==> flow/design.v <==
module cpu(
		inout wire [7:0] D,
		output reg [15:0] A,
		output reg we,
		output reg re,
		input wire clk
	);
	reg [7:0] d;	 
	reg [15:0] pc;	 
	reg [7:0] i;	 
	reg [7:0] a;	 
	reg [7:0] x;	 
	reg [7:0] y;	 
	initial begin
		re = 0;
		we = 0;
		pc = 0;
	end
	assign D = we ? d : 8'bzzzzzzzz;
	always @(posedge clk) begin
		A = pc;
		re = 1;
		pc++;
	end
	always @(negedge clk) begin
		if(re) begin
			i = D;
			re = 0;			
		end
	end	
endmodule
Step by step through the tools: cpu --
The steps from the RTL of cpu to its reports follow in flow order. Lines are those of the file above, counted from 1. Library cell names are shortened. A cell with - has no value.
Set-up: top cpu, clock input clk, cell library sky130hd, corner tt_025C_1v80

Elaborated design --
Source: Yosys, flattened and elaborated, memories not mapped. Widths are those after wreduce; folded enables and synchronous resets count as part of the registers. Registers that Yosys merges into a memory's read port (data or address) are not register bits. Print and check cells do not count. Equal cells are merged and count once.
Storage and ports: memory bits (writable) 0, bits in registers 32, memories kept 0, bits in read-only memories 0, word-level cells 3, output and inout port bits 26, word width x clocked read ports 0, latch bits 0
Operators by class: equal/unequal tests 0, $lt $le $gt $ge 0, divide/modulo/power cells 0, muxes and demuxes 0, reduce/logical cells 0, bitwise operators 0, add/subtract/negate cells 1, $mul 0, shifts and indexed selects 0
Operators by type and width (count):
- adder 16 x 1 -> 16 bit (second input constant) | 1

Longest topological paths --
Longest topological path by Yosys (ltp), each cell counted once; first at word level (registers and memories cut), then after technology mapping (sequential cells cut; the memories' decode and read muxes count).
Depth: depth in word-level cells 1, ABC_AREA 1, depth in mapped cells 7, gate-level depth less buffers 7

Synthesis result --
Source: synth_stat.txt of the flow (Yosys; design flattened, memories mapped). It holds for the ABC_AREA given above (unset counts as 0); a run with the other value may have another netlist.
Cells by type:
- dfxtp_1 | count 32, area in all 640.614 um^2
- nand2_1 | count 25, area in all 93.84 um^2
- buf_4 | count 10, area in all 75.072 um^2
- xnor2_1 | count 4, area in all 35.034 um^2
- inv_1 | count 9, area in all 33.782 um^2
- nor2_1 | count 9, area in all 33.782 um^2
- nand2_2 | count 5, area in all 31.28 um^2
- xor2_1 | count 3, area in all 26.275 um^2
- nor2_4 | count 2, area in all 22.522 um^2
- nand3_1 | count 4, area in all 20.019 um^2
- nand4_1 | count 3, area in all 18.768 um^2
- ha_1 | count 1, area in all 12.512 um^2
- nor2_2 | count 2, area in all 12.512 um^2
- nand3_2 | count 1, area in all 10.01 um^2
- o21ai_1 | count 2, area in all 10.01 um^2
- nand3b_1 | count 1, area in all 7.507 um^2
- o21ai_0 | count 1, area in all 5.005 um^2
- conb_1 | count 1, area in all 3.754 um^2
Mapped netlist: flip-flop cells 32, synthesis area 1092.3 um^2, sequential area 640.6 um^2, cells in the netlist 115

Path before layout --
Path of least setup slack by OpenSTA after synthesis, without wires, with an ideal clock, recovery checks aside; 20% of the period is set as input and as output delay. Where synthesis merged equal registers, the netlist keeps one of their names.
Timing path after synthesis: kind flip-flop to flip-flop, from reg pc[0], to reg pc[14], time at the first pin 0.000 ns, path buffers 0, slack 0.459 ns, path delay 1.101 ns, clock period 1.56 ns, stages on the path 7, required time 1.447 ns, setup time 0.113 ns, arrival time 0.988 ns, synthesis period reached 1.101 ns
"path delay" is the arrival time less input delay plus setup time. "stages on the path" counts driving pins, that of a launching flip-flop among them; a cell with two outputs on the path counts twice. "synthesis period reached" = period - worst setup slack (recovery checks aside). The figure is calculated, with input and output delays left at 20% of the set period. The rows between start and end are the longest chain of elaborated cells between them; the timing report does not say that the signal goes this way. Where chains are equally long, one stands for them. Each line given opens the expression or statement behind the cell; cells for indexed reads and writes are added by Yosys, which also makes memories of some case tables.
On the way, after synthesis: path through dfxtp_1 -> ha_1 -> nand3_2 -> nor2_1 -> nand3_1 -> nand2_1 -> nand2_1, length of the longest elaborated chain 1, elaborated cells on any way between the ends 1, RTL lines with such cells 1, classes of those cells add/sub: 1
RTL lines, path after synthesis:
- start: declaration | line 9 | reg [15:0] pc;
- adder 16 x 1 -> 16 bit | line 22 | re = 1;
- end: declaration | line 9

Worst path after layout --
Path of least setup slack in the final report of stored run 1 (OpenROAD, finished layout, wires in). Where an end is a register, its clock arrival counts in the times.
Timing path post-layout: kind flip-flop to flip-flop, from reg pc[0], to reg pc[14], setup time 0.10 ns, clock period 1.27 ns, stages on the path 7, required time 1.45 ns, arrival time 1.23 ns, time at the first pin 0.28 ns, path buffers 0, slack 0.22 ns
The rows between start and end are the longest chain of elaborated cells between them; the timing report does not say that the signal goes this way. Where chains are equally long, one stands for them.
On the way, post-layout: path through dfxtp_4 -> ha_4 -> nand3_4 -> nor2_4 -> nand3_2 -> nand2_2 -> nand2_2, length of the longest elaborated chain 1, elaborated cells on any way between the ends 1, RTL lines with such cells 1, classes of those cells add/sub: 1
RTL lines, path post-layout:
- start: declaration | line 9 | reg [15:0] pc;
- adder 16 x 1 -> 16 bit | line 22 | re = 1;
- end: declaration | line 9

Subject: cpu on sky130hd, stored results

Hello all,

Flow measurements of cpu on sky130hd: 2 stored runs with different settings, listed in no order. Input and output delays are each 20% of the period that was set; the output load is 0.01 pF.
By "achieved clock period" is meant the clock period of the run minus its worst setup slack. This is arithmetic on one report: input and output delays are still those of the set period (20% each).
"worst path time" is the time allowed to the run's worst setup path (the clock period less input and output delay, where it has them) less its slack. Clock arrival times count: a late capture clock shortens it, a late launch clock lengthens it.
"total power of the final layout": no workload was simulated; the value follows from the tool's default switching activity.

* Stored run 1 | settings: period_ns 1.27; CORE_UTILIZATION 28; SETUP_SLACK_MARGIN 0.23; PLACE_DENSITY_LB_ADDON 0.29; CORE_MARGIN 5; CELL_PAD_IN_SITES_GLOBAL_PLACEMENT 2; TNS_END_PERCENT 70; ABC_AREA 1; CTS_CLUSTER_DIAMETER 319; CAP_MARGIN 5; SLEW_MARGIN 30 | results: worst path time 1.05 ns; class of the worst setup path flip-flop to flip-flop; std-cell area (final layout) 1,393.8 um^2; post-route setup TNS 0.000 ns; achieved clock period 1.049 ns; total power of the final layout 1,822 uW; die area 5,250.4 um^2; final utilization 0.375; worst hold slack after layout 0.368 ns; chip area in the Yosys report 1,092.3 um^2; setup slack of the critical path 0.221 ns
* Stored run 2 | settings: period_ns 2.15; CORE_UTILIZATION 51; SETUP_SLACK_MARGIN 0.36; PLACE_DENSITY_LB_ADDON 0.08; CELL_PAD_IN_SITES_GLOBAL_PLACEMENT 3; CELL_PAD_IN_SITES_DETAIL_PLACEMENT 2; TNS_END_PERCENT 45; ABC_AREA 1; GPL_TIMING_DRIVEN 0; GPL_ROUTABILITY_DRIVEN 1; CTS_CLUSTER_SIZE 27; CTS_CLUSTER_DIAMETER 279; MAX_ROUTING_LAYER met5; CAP_MARGIN 20; CORE_MARGIN 2; SLEW_MARGIN 20 | no final report: placement broke off with FLW-0024

Thanks
